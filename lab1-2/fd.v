==> flow/design.v <==
module freq_div(
  clk_out,  
  clk_ctl,  
  clk,  
  rst_n  
  ); 
  output reg clk_out;  
  output reg [1:0] clk_ctl;  
  input clk;  
  input rst_n;  
  reg [14:0] cnt_l;  
  reg [6:0] cnt_h;  
  reg [25-1:0] cnt_tmp;  
  always @(clk_out or cnt_h or clk_ctl or cnt_l)
    cnt_tmp = {clk_out,cnt_h,clk_ctl,cnt_l} + 1'b1;
  always @(posedge clk or negedge rst_n)
    if (~rst_n) {clk_out, cnt_h, clk_ctl, cnt_l}<=25'd0;
    else {clk_out,cnt_h, clk_ctl, cnt_l}<=cnt_tmp;
endmodule
-- Tool chain data of freq_div
The steps from the RTL of freq_div to its reports follow in flow order.
Line numbers count from 1 in the design file above.
Operators carry their Yosys type and port widths (W data, S select, Z words).
Cell names lack the library's common part.
Not given: n/a
- top: freq_div
- clock: clk
- library: sky130hd
- corner: tt_025C_1v80

-- After elaboration
Counts by Yosys on the flattened word-level netlist (proc, flatten, opt, wreduce; memories kept). Register bits leave out memories and registers merged into their read ports (data or address); mux counts leave out enables and synchronous resets folded into registers. Print and check cells are left out. Cells with the same type and inputs are merged into one.
- register bits at 25
- latch bits: 0
- memory bits (writable): 0
- ROM bits: 0
- clocked read ports x word width: 0
- memories: 0
- output and inout bits: 3
- cells after elaboration: 5
- add/sub/neg operators: 1
- noted $mul: 0
- div/mod/pow operators at 0
- noted magnitude comparators: 0
- noted equality and inequality tests: 0
- shift operators: 0
- multiplexer cells: 0
- noted bitwise gates (word level): 0
- reductions and logical operators: 0
- operator list (cell ; number):
    $add A25 B1 Y25 const B ; 1

-- Longest topological paths
Longest topological path by Yosys (ltp), each cell counted once; first at word level (registers and memories cut), then after technology mapping (sequential cells cut; the memories' decode and read muxes count).
- word-level depth at 1
- ABC_AREA: 1
- gate-level depth with buffers at 8
- mapped depth without buffers at 8

-- Synthesis result
Yosys stat after the flow's synthesis: flattened, memories mapped to cells. It holds for the ABC_AREA given above (unset counts as 0); a run with the other value may have another netlist.
Totals and module areas in this step are rounded.
- noted mapped cells: 147
- mapped area at 1290 µm²
- sequential part of the area at 626 µm²
- flip-flop cells: 25
- buffers at 0
- cell types (type ; number ; area in all (µm²)):
    dfrtp_1 ; 25 ; 625.6
    nand2_1 ; 49 ; 183.926
    xor2_1 ; 9 ; 78.826
    nor2_1 ; 18 ; 67.565
    nor2_4 ; 5 ; 56.304
    nand3b_1 ; 7 ; 52.55
    xnor2_1 ; 5 ; 43.792
    inv_1 ; 10 ; 37.536
    nand2_2 ; 5 ; 31.28
    nand3_1 ; 6 ; 30.029
    nor2_8 ; 1 ; 20.019
    xor2_2 ; 1 ; 16.266
    ha_1 ; 1 ; 12.512
    nor2_2 ; 2 ; 12.512
    nand2_4 ; 1 ; 11.261
    and2_1 ; 1 ; 6.256
    nor2b_1 ; 1 ; 6.256

-- Worst setup path after synthesis
Path of least setup slack by OpenSTA after synthesis, without wires, with an ideal clock, recovery checks aside; 20% of the period is set as input and as output delay. Where synthesis merged equal registers, the netlist keeps one of their names.
- kind: register -> register
- start: reg cnt_l[0]
- end: reg clk_out
- noted clock period: 1770 ps
- noted time at the first pin: 0 ps
- noted data arrival time: 1136 ps
- noted required time: 1653 ps
- noted path slack: 518 ps
- path delay at 1253 ps
- noted stages on the path: 9
- path buffers at 0
- synthesis period reached at 1252 ps
"path delay" is the arrival time less input delay plus setup time.
"stages on the path" counts driving pins, that of a launching flip-flop among them; a cell with two outputs on the path counts twice.
"synthesis period reached" = period - worst setup slack (recovery checks aside). The figure is calculated, with input and output delays left at 20% of the set period.
The rows between start and end are the longest chain of elaborated cells between them; the timing report does not say that the signal goes this way. Where chains are equally long, one stands for them.
Each line given opens the expression or statement behind the cell; cells for indexed reads and writes are added by Yosys, which also makes memories of some case tables.
- cells stage by stage: dfrtp_1 -> ha_1 -> nand2_2 -> nor2_4 -> nand2_4 -> nor2_8 -> nand2_1 -> nand2_1 -> nand2_1
- cells in the longest elaborated chain: 1
- RTL lines, path post-synthesis (item ; line ; source):
    start: declaration ; 11 ; reg [14:0] cnt_l;
    $add A25 B1 Y25 ; 15 ; cnt_tmp = {clk_out,cnt_h,clk_ctl,cnt_l} + 1'b1;
    end: declaration ; 7 ; output reg clk_out;

-- Worst path after layout
From the final timing report of entry A: the path of least setup slack in the routed layout; clock arrival at registers is part of the times.
The report prints the path's times to 10 ps; the period is as set.
- kind: register -> register
- start: reg cnt_l[1]
- end: reg clk_out
- noted clock period: 828 ps
- noted time at the first pin: 260 ps
- noted data arrival time: 1430 ps
- noted required time: 990 ps
- noted path slack: -440 ps
- noted stages on the path: 9
- path buffers at 0
The rows between start and end are the longest chain of elaborated cells between them; the timing report does not say that the signal goes this way. Where chains are equally long, one stands for them.
- cells stage by stage: dfrtp_1 -> ha_2 -> nand2_2 -> nor2_4 -> nand2_4 -> nor2_8 -> nand2_1 -> nand2_1 -> nand2_1
- cells in the longest elaborated chain: 1
- RTL lines, path after layout (item ; line ; source):
    start: declaration ; 11 ; reg [14:0] cnt_l;
    $add A25 B1 Y25 ; 15 ; cnt_tmp = {clk_out,cnt_h,clk_ctl,cnt_l} + 1'b1;
    end: declaration ; 7 ; output reg clk_out;

Wiki page: freq_div / flow data

Measured data: module freq_div, platform sky130hd, 2 stored runs of the flow under differing settings, order arbitrary. Input and output delays are each 20% of the period that was set; the output load is 0.01 pF.
"clock period reached" means the clock period less the worst setup slack. The figure is calculated, with input and output delays left at 20% of the set period.
"critical path time" is the time allowed to the run's worst setup path (the clock period less input and output delay, where it has them) less its slack. Clock arrival times count: a late capture clock shortens it, a late launch clock lengthens it.
"critical path time" is known to 10 ps.
Values from the reports are rounded here.

Entry A
Settings were period_ns = 0.828; CORE_UTILIZATION = 38; PLACE_DENSITY_LB_ADDON = 0.27; CORE_ASPECT_RATIO = 1.31; CELL_PAD_IN_SITES_GLOBAL_PLACEMENT = 2; TNS_END_PERCENT = 15; ABC_AREA = 1; GPL_TIMING_DRIVEN = 1; CAP_MARGIN = 25; CORE_MARGIN = 2; SLEW_MARGIN = 20
- critical path time: 1270 ps
- critical path type: register -> register
- noted the setup slack of the worst path: -443 ps
- cell area after synthesis at 1290 µm²
- clock period reached at 1271 ps
- noted the post-layout utilization: 53.1%
- noted the full die area: 3890 µm²
- noted the standard-cell area after routing: 1750 µm²

Entry B
Settings were period_ns = 1.1; CORE_UTILIZATION = 15; PLACE_DENSITY = 0.65; CELL_PAD_IN_SITES_DETAIL_PLACEMENT = 0; TNS_END_PERCENT = 10; GPL_TIMING_DRIVEN = 0; GPL_ROUTABILITY_DRIVEN = 1; CTS_CLUSTER_SIZE = 58; CTS_CLUSTER_DIAMETER = 284; SLEW_MARGIN = 15; CAP_MARGIN = 20; CORE_MARGIN = 2
- clock period reached at 1438 ps
- cell area after synthesis at 1110 µm²
- noted the standard-cell area after routing: 1380 µm²
- noted the post-layout utilization: 19.2%
- noted the full die area: 8080 µm²
- noted the setup slack of the worst path: -338 ps
- critical path time: 1440 ps
- critical path type: register -> register
